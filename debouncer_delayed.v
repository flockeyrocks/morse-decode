==> flow/design.v <==
`timescale 1ns / 1ps
module debouncer_delayed(
    input clk, reset_n,
    input noisy,
    output debounced
    );
    wire timer_done, timer_reset;
    debouncer_delayed_fsm FSM0(
        .clk(clk),
        .reset_n(reset_n),
        .noisy(noisy),
        .timer_done(timer_done),
        .timer_reset(timer_reset),
        .debounced(debounced)
    );
    timer_parameter #(.FINAL_VALUE(1_999_999)) T0(
        .clk(clk),
        .reset_n(~timer_reset),
        .enable(~timer_reset),
        .done(timer_done)
    );
endmodule
`timescale 1ns / 1ps
module debouncer_delayed_fsm(
    input clk, reset_n,
    input noisy, timer_done,
    output timer_reset, debounced
    );
    reg [1:0] state_reg, state_next;
    parameter s0 = 0, s1 = 1, s2 = 2, s3 = 3;
    always @(posedge clk, negedge reset_n)
    begin
        if (~reset_n)
            state_reg <= 0;
        else
            state_reg <= state_next;
    end
    always @(*)
    begin
        state_next = state_reg;
        case(state_reg)
            s0: if (~noisy)
                    state_next = s0;
                else if (noisy)
                    state_next = s1;
            s1: if (~noisy)
                    state_next = s0;
                else if (noisy & ~timer_done)
                    state_next = s1;
                else if (noisy & timer_done)
                    state_next = s2;
            s2: if (~noisy)
                    state_next = s3;
                else if (noisy)
                    state_next = s2;
            s3: if (noisy)
                    state_next = s2;
                else if (~noisy & ~timer_done)
                    state_next = s3;
                else if (~noisy & timer_done)
                    state_next = s0;
            default: state_next = s0;                                             
        endcase
    end
    assign timer_reset = (state_reg == s0) | (state_reg == s2);
    assign debounced = (state_reg == s2) | (state_reg == s3);
endmodule
`timescale 1ns / 1ps
module timer_parameter
    #(parameter FINAL_VALUE = 255)(
    input clk,
    input reset_n,
    input enable,
    output done
    );
    localparam BITS = $clog2(FINAL_VALUE);
    reg [BITS - 1:0] Q_reg, Q_next;
    always @(posedge clk, negedge reset_n)
    begin
        if (~reset_n)
            Q_reg <= 'b0;
        else if(enable)
            Q_reg <= Q_next;
        else
            Q_reg <= Q_reg;
    end
    assign done = Q_reg == FINAL_VALUE;
    always @(*)
        Q_next = done? 'b0: Q_reg + 1;
endmodule
Tool chain data of debouncer_delayed --
Tool output for the design above, in the order of the flow. Lines are those of the file above, counted from 1. Operators carry their Yosys type and port widths (W data, S select, Z words). Cell names lack the library's common part. Not given: n/a
Design: top debouncer_delayed, clock port clk, standard-cell library sky130hd, corner tt_025C_1v80

After elaboration --
Counts by Yosys on the flattened word-level netlist (proc, flatten, opt, wreduce; memories kept). Register bits leave out memories and registers merged into their read ports (data or address). Print and check cells are left out. Cells with the same type and inputs are merged into one.
Word-level totals: bits of input ports 3, bits in registers 23
Operators by class: bitwise operators 8, muxes and demuxes 10, add/subtract/negate cells 1, eq/ne operators 6, reduce/logical cells 2
Operator list (number):
- $add A21 B1 Y21 const B | 1
- $eq A21 B21 Y1 const B | 1
- $mux W21 | 1
- $mux W2 | 6
- $ne A4 B2 Y1 const B | 2
- $pmux W2 S4 | 1
- $and A1 B1 Y1 | 4
- $eq A2 B2 Y1 const B | 2
- $or A1 B1 Y1 | 2
- $not A1 Y1 | 2
- $eq A2 B1 Y1 const B | 1
- $logic_not A2 Y1 | 1
- $reduce_and A2 Y1 | 1
- $mux W1 | 2

Longest topological paths --
Longest topological path by Yosys (ltp), each cell counted once; first at word level (registers and memories cut), then after technology mapping (sequential cells cut; the memories' decode and read muxes count).
Depth: word-level depth 6, ABC_AREA 1, mapped depth 9, mapped depth without buffers 9

Mapped cells and area --
Source: synth_stat.txt of the flow (Yosys; design flattened, memories mapped). It holds for the ABC_AREA given above (unset counts as 0); a run with the other value may have another netlist. Totals and module areas in this step are rounded.
Synthesis totals: synthesis area 1500 um2, mapped flip-flops 25, cell count 194
Cells by type:
- dfrtp_1 | number 24, total area 600.576 um2
- nand2_1 | number 41, total area 153.898 um2
- inv_1 | number 30, total area 112.608 um2
- nor2_1 | number 23, total area 86.333 um2
- nand3_1 | number 13, total area 65.062 um2
- xor2_1 | number 7, total area 61.309 um2
- nor2_4 | number 5, total area 56.304 um2
- nand2_2 | number 7, total area 43.792 um2
- nor2_2 | number 7, total area 43.792 um2
- nand3_2 | number 4, total area 40.038 um2
- nor3_1 | number 6, total area 30.029 um2
- dfstp_2 | number 1, total area 26.275 um2
- nand4_1 | number 4, total area 25.024 um2
- o21ai_0 | number 5, total area 25.024 um2
- nand2_4 | number 2, total area 22.522 um2
- nand3_4 | number 1, total area 17.517 um2
- xnor2_1 | number 2, total area 17.517 um2
- ha_1 | number 1, total area 12.512 um2
Not listed: further types 7, cells in them 11.

Path before layout --
OpenSTA on the mapped netlist: ideal clock, no wires. The path of least setup slack (recovery checks aside). Input and output delay are each 20% of the period. Register names are those of the netlist, which keeps one name where synthesis merged equal registers.
Timing after synthesis: kind register to register, from reg FSM0.state_reg, to reg T0.Q_reg[15], launch time at the first pin 0.000 ns, path delay 1.368 ns, slack 1.032 ns, buffers on the path 1, stages 8, data arrival time 1.246 ns, period 2.4 ns, period reached after synthesis 1.368 ns
"path delay" = arrival - input delay + setup time. "stages": output pins that drive a net of the path, with the launching flip-flop's if there is one; two outputs of one cell count as two. "period reached after synthesis" = period - worst setup slack (recovery checks aside). The figure is calculated, with input and output delays left at 20% of the set period. Where an end lacks its bit number, it is one bit of the signal, or one of the new flip-flops if synthesis recoded a state register. At most two assigning lines are given for a register; there are more.
Between the ends, after synthesis: path through dfrtp_1 > inv_1 > nand2_4 > inv_1 > buf_4 > nand2_1 > nor3_1 > nor2_1
Ends and longest elaborated chain, after synthesis:
- from (decl) | RTL line 29 | reg [1:0] state_reg, state_next;
- from (assign) | RTL line 34 | state_reg <= 0;
- from (assign) | RTL line 36 | state_reg <= state_next;
- to (assign) | RTL line 83 | Q_reg <= Q_next;
- to (assign) | RTL line 85 | Q_reg <= Q_reg;
- to (decl) | RTL line 77 | reg [BITS - 1:0] Q_reg, Q_next;
Chain of elaborated cells between the ends: none given.

Worst path after layout --
Path of least setup slack in the final report of flow run 1 (OpenROAD, finished layout, wires in). Where an end is a register, its clock arrival counts in the times.
Timing after layout: kind register to output, from reg FSM0.state_reg, to out debounced, stages 4, launch time at the first pin 0.31 ns, data arrival time 1.42 ns, period 3.71 ns, slack 1.55 ns, buffers on the path 1
Where an end lacks its bit number, it is one bit of the signal, or one of the new flip-flops if synthesis recoded a state register.
Between the ends, after layout: path through dfrtp_1 > nor2_1 > inv_1 > clkdlybuf4s50_1
Ends and longest elaborated chain, after layout:
- from (decl) | RTL line 29 | reg [1:0] state_reg, state_next;
- from (assign) | RTL line 34 | state_reg <= 0;
- from (assign) | RTL line 36 | state_reg <= state_next;
- to (decl) | RTL line 5 | output debounced
Chain of elaborated cells between the ends: none given.

Hand-over note for debouncer_delayed

Measured results for debouncer_delayed: 2 stored runs of the Yosys and OpenROAD flow on sky130hd. The settings differ; the order carries no meaning. The constraints put input and output delay at 20% of the set period each and load the outputs with 0.01 pF.
"time on the worst setup path": the worst setup path's part of the clock period (all of it between registers, 20% less for each end at a port) less its slack. A launch clock that arrives late makes it longer, a capture clock that arrives late makes it shorter.
"total design power": no workload was simulated; the value follows from the tool's default switching activity.
Results are given in rounded form.

* Flow run 1 | settings: period_ns 3.71; CORE_UTILIZATION 66; PLACE_DENSITY 0.4; ABC_AREA 1; GPL_ROUTABILITY_DRIVEN 0; CTS_CLUSTER_SIZE 29; CAP_MARGIN 5; MIN_ROUTING_LAYER met1; CORE_MARGIN 2; SLEW_MARGIN 20 | results: area of the standard cells in the finished layout 1,590 um2; setup slack of the worst path 1.55 ns; total negative slack 0.000 ns; area of the synthesized netlist 1,500 um2; total design power 0.000707 W; time on the worst setup path 1.42 ns; critical path kind register to output; full die area 2,670 um2
* Flow run 2 | settings: period_ns 2.23; CORE_UTILIZATION 53; CAP_MARGIN 20; CORE_MARGIN 2; SLEW_MARGIN 20 | results: area of the standard cells in the finished layout 1,340 um2; setup slack of the worst path 0.173 ns; total negative slack 0.000 ns; area of the synthesized netlist 1,240 um2; total design power 0.00114 W; time on the worst setup path 2.06 ns; critical path kind register to register; full die area 2,740 um2

End of note.
